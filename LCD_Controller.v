==> flow/design.v <==
module LCD_Controller (	
input rst,
input [7:0] iDATA,
input iRS,
input iStart,
output reg oDone,
input iCLK,iRST_N,
output [7:0] LCD_DATA,
output LCD_RW,
output reg LCD_EN,
output LCD_RS	);
parameter	CLK_Divide	=	16;
reg		[4:0]	Cont;
reg		[1:0]	ST;
reg		preStart,mStart;
assign	LCD_DATA	=	iDATA; 
assign	LCD_RW		=	1'b0;
assign	LCD_RS		=	iRS;
always@(posedge iCLK or negedge iRST_N)
begin
	if(!iRST_N)
	begin
		oDone	<=	1'b0;
		LCD_EN	<=	1'b0;
		preStart<=	1'b0;
		mStart	<=	1'b0;
		Cont	<=	0;
		ST		<=	0;
	end
	else
	begin
		if(rst <= 1'b0)
			begin
			oDone	<=	1'b0;
			LCD_EN	<=	1'b0;
			preStart<=	1'b0;
			mStart	<=	1'b0;
			Cont	<=	0;
			ST		<=	0;
			end
		preStart<=	iStart;
		if({preStart,iStart}==2'b01)
		begin
			mStart	<=	1'b1;
			oDone	<=	1'b0;
		end
		if(mStart)
		begin
			case(ST)
			0:	ST	<=	1;	 
			1:	begin
					LCD_EN	<=	1'b1;
					ST		<=	2;
				end
			2:	begin					
					if(Cont<CLK_Divide)
					Cont	<=	Cont + 1'b1;
					else
					ST		<=	3;
				end
			3:	begin
					LCD_EN	<=	1'b0;
					mStart	<=	1'b0;
					oDone	<=	1'b1;
					Cont	<=	0;
					ST		<=	0;
				end
			endcase
		end
	end
end
endmodule
Reports on LCD_Controller
The steps from the RTL of LCD_Controller to its reports follow in flow order.
Line numbers count from 1 in the design file above.
Operators carry their Yosys type and port widths (W data, S select, Z words).
A cell with n/a has no value.

inputs
  design top = LCD_Controller
  clock = iCLK
  standard-cell library = sky130hd
  library corner = tt_025C_1v80

Word level
Source: Yosys, flattened and elaborated, memories not mapped. Widths are those after wreduce; folded enables and synchronous resets count as part of the registers. Registers that Yosys merges into a memory's read port (data or address) are not register bits. Print and check cells do not count. Equal cells are merged and count once.

word-level totals
  flip-flop bits (word level) = 11
  cells after elaboration = 33
  bits of input ports = 13

operators by class
  mux-type cells = 19
  add/sub/neg operators = 1
  $lt $le $gt $ge = 2
  reductions and logical operators = 1
  eq/ne operators = 4

operator list
  operator               count
  $mux W5                3
  $pmux W5 S2            1
  $mux W1                10
  $pmux W2 S4            1
  $mux W2                3
  $add A5 B1 Y5 const B  1
  $lt A5 B5 Y1 const B   1
  $eq A2 B1 Y1 const B   2
  $eq A2 B2 Y1 const B   2
  $logic_not A2 Y1       1
  $pmux W1 S2            1
  $le A1 B1 Y1 const B   1

Depth
Longest topological path by Yosys (ltp), each cell counted once; first at word level (registers and memories cut), then after technology mapping (sequential cells cut; the memories' decode and read muxes count).

depth
  depth in word-level cells = 5
  ABC_AREA = 1
  gate-level depth with buffers = 8
  gate-level depth less buffers = 8

Netlist
Yosys stat after the flow's synthesis: flattened, memories mapped to cells. It holds for the ABC_AREA given above (unset counts as 0); a run with the other value may have another netlist.
Totals and module areas in this step are rounded.

cells by type
  cell                       count  total area (um^2)
  sky130_fd_sc_hd__dfrtp_1   12     300.288
  sky130_fd_sc_hd__nand2_1   24     90.086
  sky130_fd_sc_hd__buf_4     10     75.072
  sky130_fd_sc_hd__nand3_1   7      35.034
  sky130_fd_sc_hd__inv_1     9      33.782
  sky130_fd_sc_hd__o21ai_0   6      30.029
  sky130_fd_sc_hd__dfstp_2   1      26.275
  sky130_fd_sc_hd__buf_6     2      22.522
  sky130_fd_sc_hd__nand2_4   2      22.522
  sky130_fd_sc_hd__o21ai_1   3      15.014
  sky130_fd_sc_hd__clkbuf_8  1      13.763
  sky130_fd_sc_hd__ha_1      1      12.512
  sky130_fd_sc_hd__nor2_2    2      12.512
  sky130_fd_sc_hd__o22ai_1   2      12.512
  sky130_fd_sc_hd__inv_2     3      11.261
  sky130_fd_sc_hd__o32ai_1   1      8.758
  sky130_fd_sc_hd__a21boi_0  1      7.507
  sky130_fd_sc_hd__nor2_1    2      7.507

Other cell types: 4; their cells: 4.

mapped netlist
  mapped cells = 93
  mapped area = 759 um^2
  flip-flops = 13

Worst setup path after synthesis
OpenSTA on the mapped netlist: ideal clock, no wires. The path of least setup slack (recovery checks aside). Input and output delay are each 20% of the period. Register names are those of the netlist, which keeps one name where synthesis merged equal registers.

timing path after synthesis
  kind = register to register
  start point = register Cont[0]
  end point = register Cont[1]
  required time = 1353 ps
  path delay = 1098 ps
  setup time = 117 ps
  time at the first pin = 0 ps
  period = 1470 ps
  arrival = 981 ps
  slack = 372 ps
  stages = 8
  buffers on the path = 0
  synthesis period reached = 1098 ps

"path delay" is the arrival time less input delay plus setup time.
"stages" counts driving pins, that of a launching flip-flop among them; a cell with two outputs on the path counts twice.
"synthesis period reached" is the clock period less the worst setup slack; recovery checks do not enter. This is arithmetic on one report: input and output delays are still those of the set period (20% each).
The rows between start and end are the longest chain of elaborated cells between them; the timing report does not say that the signal goes this way. Where chains are equally long, one stands for them.
Each line given opens the expression or statement behind the cell; cells for indexed reads and writes are added by Yosys, which also makes memories of some case tables.
A register here has more assigning lines than the two given.

between the ends, after synthesis
  cells stage by stage = sky130_fd_sc_hd__dfrtp_1 sky130_fd_sc_hd__ha_1 sky130_fd_sc_hd__nor2_1 sky130_fd_sc_hd__nor2_2 sky130_fd_sc_hd__nand2_1 sky130_fd_sc_hd__nand2_1 sky130_fd_sc_hd__o21ai_1 sky130_fd_sc_hd__inv_1
  length of the longest elaborated chain = 4
  elaborated cells between the ends (all ways) = 5
  RTL lines with such cells = 4
  classes of those cells = add/sub (1); compare (1); mux (3)

RTL lines, path after synthesis
  what           RTL line  text
  from (decl)    13        reg [4:0] Cont;
  from (assign)  27        Cont <= 0;
  from (assign)  57        Cont <= Cont + 1'b1;
  $add A5 B1 Y5  57
  $mux W5        56        if(Cont<CLK_Divide)
  $pmux W5 S2    49        case(ST)
  $mux W5        47        if(mStart)
  to (assign)    38        Cont <= 0;
  to (assign)    57
  to (decl)      13

Worst path after layout
From the final timing report of stored run 1: the path of least setup slack in the routed layout; clock arrival at registers is part of the times.
The report prints the path's times to 10 ps; the period is as set.

timing path after layout
  kind = register to output
  start point = register oDone
  end point = output oDone
  buffers on the path = 1
  stages = 2
  slack = 270 ps
  arrival = 950 ps
  required time = 1220 ps
  period = 1520 ps
  time at the first pin = 280 ps

A register here has more assigning lines than the two given.

between the ends, after layout
  cells stage by stage = sky130_fd_sc_hd__dfrtp_1 sky130_fd_sc_hd__dlygate4sd2_1
  length of the longest elaborated chain = 0
  elaborated cells between the ends (all ways) = 0
  RTL lines with such cells = 0

RTL lines, path after layout
  what           RTL line  text
  from (decl)    6         output reg oDone,
  from (assign)  23        oDone <= 1'b0;
  from (assign)  34        oDone <= 1'b0;
  to (decl)      6

Subject: LCD_Controller on sky130hd, stored results

Hello all,

Top module LCD_Controller; platform sky130hd; tools Yosys and OpenROAD; 2 stored runs in no particular order. Input and output delays are each 20% of the period that was set; the output load is 0.01 pF.
"achieved clock period" is the run's clock period less its worst setup slack. It is reckoned from that one timing run; input and output delays stay at 20% of the period that was set.
"worst setup path time" = time allowed to the worst setup path (clock period - input delay - output delay, where it has them) - its slack; a late launch clock adds to it, a late capture clock takes from it.
By "power" is meant OpenSTA's value without simulated activity: inputs other than the clock are taken to toggle once in ten clock periods, and the tool carries that through the logic.
"worst setup path time" is given in steps of 10 ps.
Measured values are rounded.

Stored run 1
==> flow/run.sh <==
#!/bin/bash
# the make line also repeats the synthesis and layout settings of config.mk as NAME=value (left out here)
make -C /OpenROAD-flow-scripts/flow DESIGN_CONFIG=/design/flow/config.mk WORK_HOME=/design/flow/orfs CLKGATE_MAP_FILE= finish
==> flow/config.mk <==
export PLATFORM = sky130hd
export DESIGN_NAME = LCD_Controller
export DESIGN_NICKNAME = LCD_Controller
export VERILOG_FILES = /design/flow/design.v
export SDC_FILE = /design/flow/constraint.sdc
export NUM_CORES = 4
export LEC_CHECK = 0
export ABC_AREA = 1
export CAP_MARGIN = 20
export CELL_PAD_IN_SITES_GLOBAL_PLACEMENT = 2
export CORE_MARGIN = 2
export CORE_UTILIZATION = 22
export CTS_CLUSTER_DIAMETER = 230
export GPL_TIMING_DRIVEN = 0
export MAX_ROUTING_LAYER = met5
export PLACE_DENSITY_LB_ADDON = 0.09
export SETUP_SLACK_MARGIN = 0.04
export SLEW_MARGIN = 20
==> flow/constraint.sdc <==
create_clock -name core_clock -period 1.52 [get_ports {iCLK}]
set_input_delay 0.3040 -clock core_clock [delete_from_list [all_inputs] [get_ports {iCLK}]]
set_output_delay 0.3040 -clock core_clock [all_outputs]
set_load 0.01 [all_outputs]

==> results of stored run 1 <==
chip area after synthesis (Yosys): 759 um^2
die area: 3940 um^2
standard-cell area of the final layout: 982 um^2
utilization: 29.4%
worst setup slack after layout: 268 ps
total negative slack: 0 ps
power: 0.000789 W
achieved clock period: 1252 ps
worst setup path time: 950 ps
worst setup path kind: register to output

Stored run 2
==> flow/run.sh <==
#!/bin/bash
# the make line also repeats the synthesis and layout settings of config.mk as NAME=value (left out here)
make -C /OpenROAD-flow-scripts/flow DESIGN_CONFIG=/design/flow/config.mk WORK_HOME=/design/flow/orfs CLKGATE_MAP_FILE= finish
==> flow/config.mk <==
export PLATFORM = sky130hd
export DESIGN_NAME = LCD_Controller
export DESIGN_NICKNAME = LCD_Controller
export VERILOG_FILES = /design/flow/design.v
export SDC_FILE = /design/flow/constraint.sdc
export NUM_CORES = 4
export LEC_CHECK = 0
export CAP_MARGIN = 20
export CORE_MARGIN = 2
export CORE_UTILIZATION = 15
export HOLD_SLACK_MARGIN = 0.28
export MAX_ROUTING_LAYER = met4
export PLACE_DENSITY_LB_ADDON = 0.22
export SLEW_MARGIN = 20
export TNS_END_PERCENT = 15
==> flow/constraint.sdc <==
create_clock -name core_clock -period 1.2 [get_ports {iCLK}]
set_input_delay 0.2400 -clock core_clock [delete_from_list [all_inputs] [get_ports {iCLK}]]
set_output_delay 0.2400 -clock core_clock [all_outputs]
set_load 0.01 [all_outputs]

==> results of stored run 2 <==
chip area after synthesis (Yosys): 738 um^2
die area: 5500 um^2
standard-cell area of the final layout: 891 um^2
utilization: 18.9%
worst setup slack after layout: 50 ps
total negative slack: 0 ps
power: 0.00106 W
achieved clock period: 1150 ps
worst setup path time: 910 ps
worst setup path kind: register to output

Thanks
